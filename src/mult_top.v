==> flow/design.v <==
module QLM_w5q2(
    input [7:0] x,
    input [7:0] y,
    output [15:0] p
    );
    wire [7:0] x_abs;
    assign x_abs = x ^ {8{x[7]}};
    wire [7:0] k_x0;
    wire zero_x0;
    wire [2:0] k_x0_enc;
    LOD8 lod_x0(
        .data_i(x_abs),
        .zero_o(zero_x0),
        .data_o(k_x0),
        .data_enc(k_x0_enc));
    wire [3:0] x_shift;
    LBarrel Lshift_x0(
        .data_i(x_abs),
        .shift_i(k_x0),
        .data_o(x_shift));
    wire [7:0] y_abs;
    assign y_abs = y ^ {8{y[7]}};
    wire [7:0] k_y0;
    wire zero_y0;
    wire [2:0] k_y0_enc;
    LOD8 lod_y0(
        .data_i(y_abs),
        .zero_o(zero_y0),
        .data_o(k_y0),
        .data_enc(k_y0_enc));
    wire [3:0] y_shift;
    LBarrel Lshift_y0(
        .data_i(y_abs),
        .shift_i(k_y0),
        .data_o(y_shift));
    wire [7:0] x_log;
    wire [7:0] y_log;
    wire [7:0] p_log;
    assign x_log = {1'b0,k_x0_enc,x_shift};
    assign y_log = {1'b0,k_y0_enc,y_shift};
    assign p_log = x_log + y_log;
    wire [12:0] p_l1b;
    wire [4:0] l1_input;
    assign l1_input = {1'b1,p_log[3:0]};
    L1Barrel L1shift_plog(
        .data_i(l1_input),
        .shift_i(p_log[6:4]),
        .data_o(p_l1b));
    wire [3:0] p_low;
    wire not_k_l5 = ~p_log[7];
    assign p_low = p_l1b[7:4] & {4{not_k_l5}};
    wire [4:0] p_med;
    assign p_med = p_log[7] ? p_l1b[4:0] : p_l1b[11:8];
    wire [6:0] p_high;
    assign p_high = p_l1b[11:5] & {7{p_log[7]}};
    wire [15:0] PP_abs;
    assign PP_abs = {p_high,p_med,p_low};
    wire p_sign;
    wire [15:0] PP_temp;
    assign p_sign = x[7] ^ y[7];
    assign PP_temp = PP_abs ^ {16{p_sign}};
    wire notZeroA, notZeroB, notZeroD;
    assign notZeroA = ~zero_x0 ;
    assign notZeroB = ~zero_y0 ;
    assign notZeroD = notZeroA & notZeroB;
    assign p = notZeroD? PP_temp : 16'b0;
endmodule
module LOD8(
    input [7:0] data_i,
    output zero_o,
    output [7:0] data_o,
    output [2:0] data_enc
    );
    wire [7:0] z;
    wire [1:0] zdet;
    wire [1:0] select;
    assign zdet[1] = |(data_i[7:4]) ;
    assign zdet[0] = |(data_i[3:2]);
    assign zero_o = ~( zdet[1] | zdet[0]);
    LOD4 lod2_1 (
        .data_i(data_i[7:4]), 
        .data_o(z[7:4])
        );
    LOD2 lod2_0 (
        .data_i(data_i[3:2]), 
        .data_o(z[3:2])
        );
    LOD2 Middle(
        .data_i(zdet), 
        .data_o(select)       
    );
	wire [7:0] tmp_out;
	Muxes2in1Array4 Inst_MUX214_1 (
        .data_i(z[7:4]), 
        .select_i(select[1]), 
        .data_o(tmp_out[7:4])
    );
    Muxes2in1Array2 Inst_MUX214_0 (
        .data_i(z[3:2]), 
        .select_i(select[0]), 
        .data_o(tmp_out[3:2])
    );
    assign tmp_out[1:0] = 2'b0;
    wire [2:0] low_enc; 
    assign low_enc = tmp_out[3:1] | tmp_out[7:5] ;
    assign data_enc[2] = select[1];
    assign data_enc[1] = low_enc[2] | low_enc[1];
    assign data_enc[0] = low_enc[2] | low_enc[0];
    assign data_o = tmp_out;
endmodule
module LOD4(
    input [3:0] data_i,
    output [3:0] data_o
    );
    wire mux0;
    wire mux1;
    wire mux2;
    assign mux2 = (data_i[3]==1) ? 1'b0 : 1'b1;
    assign mux1 = (data_i[2]==1) ? 1'b0 : mux2;
    assign mux0 = (data_i[1]==1) ? 1'b0 : mux1;
    assign data_o[3] = data_i[3];
    assign data_o[2] =(mux2 & data_i[2]);
    assign data_o[1] =(mux1 & data_i[1]);
    assign data_o[0] =(mux0 & data_i[0]);
endmodule
module LOD2(
    input [1:0] data_i,
    output [1:0] data_o
    );
    assign data_o[1] = data_i[1];
    assign data_o[0] = ~data_i[1] & data_i[0];
endmodule
module Muxes2in1Array4(
    input [3:0] data_i,
    input select_i,
    output [3:0] data_o
    );
	assign data_o[3] = select_i ? data_i[3] : 1'b0;
	assign data_o[2] = select_i ? data_i[2] : 1'b0;
	assign data_o[1] = select_i ? data_i[1] : 1'b0;
	assign data_o[0] = select_i ? data_i[0] : 1'b0;
endmodule
module Muxes2in1Array2(
    input [1:0] data_i,
    input select_i,
    output [1:0] data_o
    );
	assign data_o[1] = select_i ? data_i[1] : 1'b0;
	assign data_o[0] = select_i ? data_i[0] : 1'b0;
endmodule
module LBarrel(
    input  [7:0] data_i,
    input  [7:0] shift_i,
    output [3:0] data_o);
    assign data_o[3] = |(data_i[5:2] & shift_i[6:3]);
    assign data_o[2] = |(data_i[4:2] & shift_i[6:4]);
    assign data_o[1] = |(data_i[3:2] & shift_i[6:5]);
    assign data_o[0] = |(data_i[2] & shift_i[6]);
endmodule
module L1Barrel(
    input [4:0] data_i,
    input [2:0] shift_i,
    output reg [12:0] data_o);
    always @*
        case (shift_i)
           4'b0000: data_o = data_i;
           4'b0001: data_o = data_i << 1;
           4'b0010: data_o = data_i << 2;
           4'b0011: data_o = data_i << 3;
           4'b0100: data_o = data_i << 4;
           4'b0101: data_o = data_i << 5;
           4'b0110: data_o = data_i << 6;
           default: data_o = data_i << 7;
        endcase
endmodule
module mult_top(
    input clk,
    input  [15:0] x,
    input  [15:0] y,
    output reg [31:0] p_out
    );
    wire [31:0] P_vec;
    reg [15:0] X_vec;
    reg [15:0] Y_vec;
    QLM_w5q2 mult(X_vec,Y_vec,P_vec); 
    always @(posedge clk) 
    begin
        p_out = P_vec;
        X_vec = x;
        Y_vec = y;
    end
endmodule 
Tool chain data of mult_top
Tool output for the design above, in the order of the flow.
Line numbers count from 1 in the design file above.
Cell names lack the library's common part.
Not given: -

set-up
  top module = mult_top
  clock input = clk
  library = sky130hd
  library corner = tt_025C_1v80

Word level
Counts by Yosys on the flattened word-level netlist (proc, flatten, opt, wreduce; memories kept). Register bits leave out memories and registers merged into their read ports (data or address); mux counts leave out enables and synchronous resets folded into registers. Print and check cells are left out. Cells with the same type and inputs are merged into one.

bit counts
  elaborated cells = 79
  flip-flop bits (word level) = 32
  output and inout bits = 32
  input bits = 33

cells by class
  reduce/logical cells = 11
  muxes and demuxes = 20
  add/sub/neg operators = 1
  bitwise gates (word level) = 38
  eq/ne operators = 6

operator list
  operator                                              count
  case mux 12 bit (select 7 bit)                        1
  2-to-1 mux 1 bit                                      18
  XOR 16 bit                                            1
  OR reduction 4 bit                                    4
  XOR 8 bit                                             2
  bitwise AND 1 bit                                     13
  bitwise AND 4 bit                                     3
  equality test 3 bit (second input constant)           3
  OR reduction 2 bit                                    4
  adder 7 x 7 -> 8 bit                                  1
  bitwise AND 7 bit                                     1
  OR 1 bit                                              6
  equality test 3 x 2 -> 1 bit (second input constant)  2
  bitwise AND 3 bit                                     2
  OR 3 bit                                              2
  OR reduction 3 bit                                    2
  NOT 1 bit                                             5
  2-to-1 mux 5 bit                                      1
  bitwise AND 2 bit                                     2
  equality test 3 x 1 -> 1 bit (second input constant)  1
  logical NOT 3 bit                                     1
  XOR 1 bit                                             1

Logic depth
Depth = most cells in a row (Yosys ltp): at word level without a register or memory, in the mapped netlist without a sequential cell, where the memories' decode and read muxes count.

logic depth
  depth in word-level cells = 13
  ABC_AREA = 0
  depth in mapped cells = 16
  gate-level depth less buffers = 14

Netlist
The flow's flattened synthesis, as Yosys stat reports it; memories are mapped. The netlist is that of the ABC_AREA named above (0 if unset); the other value can give another one.

cells by type
  type      count  area in all (sq um)
  dfxtp_1   28     560.538
  buf_4     18     135.13
  a21oi_1   18     90.086
  xnor2_1   10     87.584
  o21ai_0   17     85.082
  mux2i_1   8      80.077
  nor2_1    21     78.826
  ha_1      6      75.072
  a31oi_1   9      56.304
  nand2_1   15     56.304
  nand3_1   11     55.053
  nor3_1    11     55.053
  a21o_1    7      52.55
  inv_1     14     52.55
  buf_2     8      40.038
  a211oi_1  5      37.536
  clkbuf_1  10     37.536
  o22ai_1   6      37.536

Other cell types: 43; their cells: 81.

synthesis totals
  buffer cells = 38
  standard cells after synthesis = 303
  chip area (Yosys) = 2386.0 sq um
  flip-flops = 28
  area of sequential cells = 560.5 sq um

The figures by module come from a second, unflattened synthesis with its own total; it is not the netlist above.

second synthesis, totals
  cell total of the unflattened synthesis = 269
  area total of the unflattened synthesis = 2461.1 sq um

Each row is one instance without its submodules.

modules
  module           seq. area (sq um)  area (sq um)  times used  cells
  QLM_w5q2         0.0                909.6         1           118
  mult_top         640.6              764.5         1           49
  L1Barrel         0.0                341.6         1           44
  LOD8             0.0                56.3          2           8
  LBarrel          0.0                50.0          2           7
  LOD2             0.0                21.3          4           2
  LOD4             0.0                36.3          2           4
  Muxes2in1Array4  0.0                25.0          2           4
  Muxes2in1Array2  0.0                12.5          2           2

Worst setup path after synthesis
OpenSTA on the mapped netlist: ideal clock, no wires. The path of least setup slack (recovery checks aside). Input and output delay are each 20% of the period. Register names are those of the netlist, which keeps one name where synthesis merged equal registers.

path post-synthesis
  path type = reg-to-reg
  from = register X_vec[6]
  to = register p_out[12]
  path delay = 3.566 ns
  library setup time = 0.076 ns
  data arrival time = 3.490 ns
  clock period = 5.53 ns
  buffers on the path = 1
  stages on the path = 15
  path slack = 1.964 ns
  required time = 5.454 ns
  time at the first pin = 0.000 ns
  synthesis period reached = 3.566 ns

"path delay" is the arrival time less input delay plus setup time.
"stages on the path": output pins that drive a net of the path, with the launching flip-flop's if there is one; two outputs of one cell count as two.
"synthesis period reached" = period - worst setup slack (recovery checks aside). The figure is calculated, with input and output delays left at 20% of the set period.
The rows between start and end are the longest chain of elaborated cells between them; the timing report does not say that the signal goes this way. Where chains are equally long, one stands for them.
Each line given opens the expression or statement behind the cell; cells for indexed reads and writes are added by Yosys, which also makes memories of some case tables.

between the ends, post-synthesis
  cell sequence = dfxtp_1 > clkbuf_1 > inv_1 > or3_1 > o21ai_0 > ha_1 > inv_1 > fa_1 > and2b_1 > a2111oi_4 > nor4_1 > a21oi_2 > a221o_1 > or3_1 > a21oi_1
  length of the longest elaborated chain = 12
  elaborated cells between the ends (all ways) = 38
  RTL lines with such cells = 27
  those cells by class = add/sub: 1; eq/ne: 6; mux: 9; logic: 17; reduce/logical: 5

RTL lines, path post-synthesis
  element                         line  text
  from (decl)                     183   reg [15:0] X_vec;
  from (assign)                   189   X_vec = x;
  XOR 8 bit                       7     assign x_abs = x ^ {8{x[7]}};
  2-to-1 mux 1 bit                119   assign mux1 = (data_i[2]==1) ? 1'b0 : mux2;
  2-to-1 mux 1 bit                120   assign mux0 = (data_i[1]==1) ? 1'b0 : mux1;
  bitwise AND 1 bit               124   assign data_o[0] =(mux0 & data_i[0]);
  2-to-1 mux 1 bit                141   assign data_o[0] = select_i ? data_i[0] : 1'b0;
  bitwise AND 3 bit               156   assign data_o[2] = |(data_i[4:2] & shift_i[6:4]);
  OR reduction 3 bit              156
  adder 7 x 7 -> 8 bit            41    assign p_log = x_log + y_log;
  equality test 3 bit             165   case (shift_i)
  case mux 12 bit (select 7 bit)  165
  bitwise AND 7 bit               55    assign p_high = p_l1b[11:5] & {7{p_log[7]}};
  XOR 16 bit                      61    assign PP_temp = PP_abs ^ {16{p_sign}};
  to (assign)                     188   p_out = P_vec;
  to (decl)                       180   output reg [31:0] p_out

Path in the finished layout
Path of least setup slack in the final report of run A (OpenROAD, finished layout, wires in). Where an end is a register, its clock arrival counts in the times.

path after layout
  path type = reg-to-reg
  from = register X_vec[2]
  to = register p_out[12]
  time at the first pin = 0.27 ns
  data arrival time = 3.99 ns
  stages on the path = 14
  clock period = 4.12 ns
  buffers on the path = 0
  library setup time = 0.07 ns
  required time = 4.32 ns
  path slack = 0.33 ns

The rows between start and end are the longest chain of elaborated cells between them; the timing report does not say that the signal goes this way. Where chains are equally long, one stands for them.

between the ends, after layout
  cell sequence = dfxtp_2 > inv_1 > or3_1 > o21ai_0 > ha_1 > inv_1 > fa_1 > nand2b_1 > a21o_1 > a311oi_2 > a21oi_2 > a221o_1 > or3_1 > a21oi_1
  length of the longest elaborated chain = 11
  elaborated cells between the ends (all ways) = 29
  RTL lines with such cells = 18
  those cells by class = add/sub: 1; eq/ne: 6; mux: 3; logic: 14; reduce/logical: 5

RTL lines, path after layout
  element                         line  text
  from (decl)                     183   reg [15:0] X_vec;
  from (assign)                   189   X_vec = x;
  XOR 8 bit                       7     assign x_abs = x ^ {8{x[7]}};
  OR reduction 2 bit              78    assign zdet[0] = |(data_i[3:2]);
  bitwise AND 1 bit               131   assign data_o[0] = ~data_i[1] & data_i[0];
  2-to-1 mux 1 bit                148   assign data_o[1] = select_i ? data_i[1] : 1'b0;
  bitwise AND 4 bit               155   assign data_o[3] = |(data_i[5:2] & shift_i[6:3]);
  OR reduction 4 bit              155
  adder 7 x 7 -> 8 bit            41    assign p_log = x_log + y_log;
  equality test 3 bit             165   case (shift_i)
  case mux 12 bit (select 7 bit)  165
  bitwise AND 7 bit               55    assign p_high = p_l1b[11:5] & {7{p_log[7]}};
  XOR 16 bit                      61    assign PP_temp = PP_abs ^ {16{p_sign}};
  to (assign)                     188   p_out = P_vec;
  to (decl)                       180   output reg [31:0] p_out

Hand-over note for mult_top

Top module mult_top; platform sky130hd; tools Yosys and OpenROAD; 2 stored runs in no particular order. Input and output delays are each 20% of the period that was set; the output load is 0.01 pF.
"clock period reached" = clock period - worst setup slack. The figure is calculated, with input and output delays left at 20% of the set period.
"time used up by the worst setup path": the worst setup path's part of the clock period (all of it between registers, 20% less for each end at a port) less its slack. A launch clock that arrives late makes it longer, a capture clock that arrives late makes it shorter.
"total power of the final layout" rests on the timing tool's default activity at the inputs, not on a simulated workload.
A setting shown as n/a is not set for that run.

name                                       run A       run B
period_ns                                  4.12        3.53
CORE_UTILIZATION                           41          51
SETUP_SLACK_MARGIN                         0.15        0.24
HOLD_SLACK_MARGIN                          0.14        n/a
CORE_ASPECT_RATIO                          1.27        n/a
CELL_PAD_IN_SITES_GLOBAL_PLACEMENT         0           1
CELL_PAD_IN_SITES_DETAIL_PLACEMENT         0           n/a
TNS_END_PERCENT                            15          n/a
CAP_MARGIN                                 20          20
CORE_MARGIN                                2           2
SLEW_MARGIN                                20          25
PLACE_DENSITY_LB_ADDON                     n/a         0.14
ABC_AREA                                   n/a         0
post-route worst hold slack (ns)           0.946       0.854
standard-cell area after routing (sq um)   2792.7      3343.2
time used up by the worst setup path (ns)  3.79        3.29
kind of the worst setup path               reg-to-reg  reg-to-reg
total power of the final layout (uW)       1220        1641
clock period reached (ns)                  3.792       3.288
utilization after routing                  0.493       0.752
total die area (sq um)                     6450.4      5241.8
lowest setup slack (ns)                    0.328       0.242
total negative setup slack (ns)            0.000       0.000
chip area in the Yosys report (sq um)      2386.0      2386.0

End of note.
